==> flow/design.v <==
`timescale 1ns / 1ps
module blink_timer #(parameter N = 27)(
    input logic clk,
    input logic rst,
    input [N-1:0] max_count,
    output logic en
    );
    logic [N-1:0] blink_speed;
    always_ff @(posedge(clk), posedge(rst)) begin
        if(rst)
            blink_speed <= 0;
        else
            blink_speed <= blink_speed +1;
    end
    assign en = (blink_speed==max_count) ? 1'b1: 1'b0;
endmodule
`timescale 1ns / 1ps
module blinking_led_wrapper(
    input logic clk,
    input logic rst,
    input logic [27:0] speed_sel,
    output logic [3:0] led
    );
    led_controller led_operation(
        .clk(clk),
        .rst(rst),
        .speed_sel(speed_sel),
        .led(led)
        );
endmodule
`timescale 1ns / 1ps
module led_blink (
    input logic clk,
    input logic rst,
    input logic blink_en,
    output logic led_state
    );
    always_ff @(posedge(clk), posedge(rst)) begin
        if(rst)
            led_state <= 1'b0; 
        else if(blink_en)
            led_state <= ~led_state;
    end
endmodule
`timescale 1ns / 1ps
module led_controller #(parameter N = 27)(
    input logic clk,
    input logic rst,
    input logic [N-1:0] speed_sel,
    output logic [3:0] led
    );
    logic en_slowest, en_slow, en_fast, en_fastest;
    logic final_blink_en; 
    blink_timer #(.N(N)) speed_timer(
        .clk(clk),
        .rst(rst),
        .max_count(speed_sel),
        .en(final_blink_en)
        );
    led_blink led0 (
        .clk(clk), 
        .rst(rst), 
        .blink_en(final_blink_en), 
        .led_state(led[0])
        );
    led_blink led1 (
        .clk(clk), 
        .rst(rst), 
        .blink_en(final_blink_en), 
        .led_state(led[1])
        );
    led_blink led2 (
        .clk(clk), 
        .rst(rst), 
        .blink_en(final_blink_en), 
        .led_state(led[2])
        );
    led_blink led3 (
        .clk(clk), 
        .rst(rst), 
        .blink_en(final_blink_en), 
        .led_state(led[3])
        );
endmodule
Tool chain data of blinking_led_wrapper

The steps from the RTL of blinking_led_wrapper to its reports follow in flow order.
Line numbers count from 1 in the design file above.
Library cell names are shortened.
Not given: -

Top: blinking_led_wrapper
Clock port: clk
Library: sky130hd
Timing corner: tt_025C_1v80

Word level

Yosys after proc, flatten, opt, wreduce and memory -nomap, before mapping. Enables and synchronous resets that opt folds into registers are not counted as muxes. Memory bits, and registers merged into a memory's read port (data or address), are not among the register bits. Print and check cells are not counted. Equal cells are merged and count once.

Add/sub/neg operators: 1
Equality and inequality tests: 1
Multiplexer cells: 1
Bitwise operators: 4

Operators with widths:

| cell                                           | number |
| adder 27 x 1 -> 27 bit (second input constant) | 1 |
| == test 27 bit                                 | 1 |
| inverter 1 bit                                 | 4 |
| 2-to-1 mux 1 bit                               | 1 |

Flip-flop bits (word level): 31
Output and inout port bits: 4
Elaborated cells: 12

Depth

Yosys ltp: most cells in a row. Word level: on the elaborated netlist, between registers, memories and ports. Mapped: between sequential cells and ports; inverters and the memories' decode and read muxes count.

Depth after elaboration: 2
ABC_AREA: 0
Gate-level depth with buffers: 6
Gate-level depth less buffers: 6

After synthesis

Source: synth_stat.txt of the flow (Yosys; design flattened, memories mapped). It holds for the ABC_AREA given above (unset counts as 0); a run with the other value may have another netlist.
Totals and module areas in this step are rounded.

Cells by type:

| cell    | number | area in all (µm²) |
| dfrtp_1 | 31     | 775.744 |
| xnor2_1 | 37     | 324.061 |
| xor2_1  | 19     | 166.41 |
| nand4_1 | 12     | 75.072 |
| nand3_1 | 9      | 45.043 |
| nor2_1  | 9      | 33.782 |
| buf_4   | 4      | 30.029 |
| nand2_1 | 7      | 26.275 |
| nand4_4 | 1      | 21.27 |
| nor4_4  | 1      | 21.27 |
| nand3_2 | 2      | 20.019 |
| nor3_4  | 1      | 16.266 |
| inv_1   | 4      | 15.014 |
| ha_1    | 1      | 12.512 |
| nand4_2 | 1      | 12.512 |
| nor4_1  | 2      | 12.512 |
| nor4_2  | 1      | 12.512 |
| and3_4  | 1      | 11.261 |

Other cell types: 8; their cells: 9.

Standard cells after synthesis: 152
Mapped area: 1690 µm²
Area of sequential cells: 776 µm²
Flip-flops: 31

By module: a second synthesis without flattening, with its own total; a netlist apart from the flattened one above.

Cells (unflattened synthesis): 153
Area total of the unflattened synthesis: 1650 µm²

Rows give one instance, submodules left out.

Modules:

| module               | times used | cells | area (µm²) |
| blink_timer #(N=27)  | 1          | 141   | 1500 |
| led_blink            | 4          | 3     | 37.5 |
| blinking_led_wrapper | 1          | 0     | 0.0 |
| led_controller       | 1          | 0     | 0.0 |

Path before layout

OpenSTA on the mapped netlist: ideal clock, no wires. The path of least setup slack (recovery checks aside). Input and output delay are each 20% of the period. Register names are those of the netlist, which keeps one name where synthesis merged equal registers.

Path kind: reg-to-reg
From: register led_operation.speed_timer.blink_speed[4]
To: register led_operation.led0.led_state
Clock period: 1.95 ns
Library setup time: 0.123 ns
Arrival time: 1.341 ns
Required time: 1.827 ns
Setup slack: 0.486 ns
Path delay: 1.464 ns
Stages on the path: 7
Buffers on the path: 1
Synthesis period reached: 1.464 ns

"path delay" = arrival - input delay + setup time.
"stages on the path" counts driving pins, that of a launching flip-flop among them; a cell with two outputs on the path counts twice.
"synthesis period reached" is the clock period less the worst setup slack; recovery checks do not enter. This is arithmetic on one report: input and output delays are still those of the set period (20% each).
The rows between start and end are the longest chain of elaborated cells between them; the timing report does not say that the signal goes this way. Where chains are equally long, one stands for them.
Each line given opens the expression or statement behind the cell; cells for indexed reads and writes are added by Yosys, which also makes memories of some case tables.

Cells stage by stage: dfrtp_1 buf_6 xnor2_1 nand4_1 nor4_2 nand4_2 xnor2_1
Length of the longest elaborated chain: 2

RTL lines, path after synthesis:

| what               | line | source |
| start: declaration | 8    | `logic [N-1:0] blink_speed;` |
| start: assignment  | 11   | `blink_speed <= 0;` |
| start: assignment  | 13   | `blink_speed <= blink_speed +1;` |
| == test 27 bit     | 15   | `assign en = (blink_speed==max_count) ? 1'b1: 1'b0;` |
| 2-to-1 mux 1 bit   | 15   |  |
| end: assignment    | 40   | `led_state <= 1'b0;` |
| end: assignment    | 42   | `led_state <= ~led_state;` |
| end: declaration   | 36   | `output logic led_state` |

Timing after layout

Path of least setup slack in the final report of flow run A (OpenROAD, finished layout, wires in). Where an end is a register, its clock arrival counts in the times.

Path kind: reg-to-reg
From: register led_operation.speed_timer.blink_speed[21]
To: register led_operation.led2.led_state
Clock period: 1.81 ns
Library setup time: 0.11 ns
Arrival time: 1.80 ns
Required time: 1.97 ns
Setup slack: 0.17 ns
Stages on the path: 6
Buffers on the path: 0

The rows between start and end are the longest chain of elaborated cells between them; the timing report does not say that the signal goes this way. Where chains are equally long, one stands for them.

Cells stage by stage: dfrtp_2 xnor2_2 nand4_1 nor4_2 nand4_2 xnor2_1
Length of the longest elaborated chain: 2

RTL lines, path after layout:

| what               | line | source |
| start: declaration | 8    | `logic [N-1:0] blink_speed;` |
| start: assignment  | 11   | `blink_speed <= 0;` |
| start: assignment  | 13   | `blink_speed <= blink_speed +1;` |
| == test 27 bit     | 15   | `assign en = (blink_speed==max_count) ? 1'b1: 1'b0;` |
| 2-to-1 mux 1 bit   | 15   |  |
| end: assignment    | 40   | `led_state <= 1'b0;` |
| end: assignment    | 42   | `led_state <= ~led_state;` |
| end: declaration   | 36   | `output logic led_state` |

--- measured runs ---
Record of 2 stored runs of the RTL-to-layout flow on blinking_led_wrapper, platform sky130hd. The runs are unordered. Constraints: input delay and output delay 20% of the set period each, output load 0.01 pF.
Results are given in rounded form.
Settings: . = not set for that run.

| item                                  | flow run A | flow run B |
| period_ns                             | 1.81       | 0.86       |
| CORE_UTILIZATION                      | 42         | 36         |
| SETUP_SLACK_MARGIN                    | 0.54       | .          |
| PLACE_DENSITY_LB_ADDON                | 0.08       | 0.19       |
| CORE_MARGIN                           | 4          | 2          |
| TNS_END_PERCENT                       | 10         | .          |
| GPL_ROUTABILITY_DRIVEN                | 1          | .          |
| CTS_CLUSTER_SIZE                      | 77         | .          |
| CAP_MARGIN                            | 0          | 20         |
| SLEW_MARGIN                           | 20         | 20         |
| MAX_ROUTING_LAYER                     | .          | met4       |
| utilization                           | 0.62       | 0.653      |
| area of the synthesized netlist (µm²) | 1690       | 1690       |
| lowest setup slack (ns)               | 0.173      | -0.721     |
| area inside the die boundary (µm²)    | 5110       | 5260       |
| total negative slack (ns)             | 0.000      | -15.6      |
--- end ---
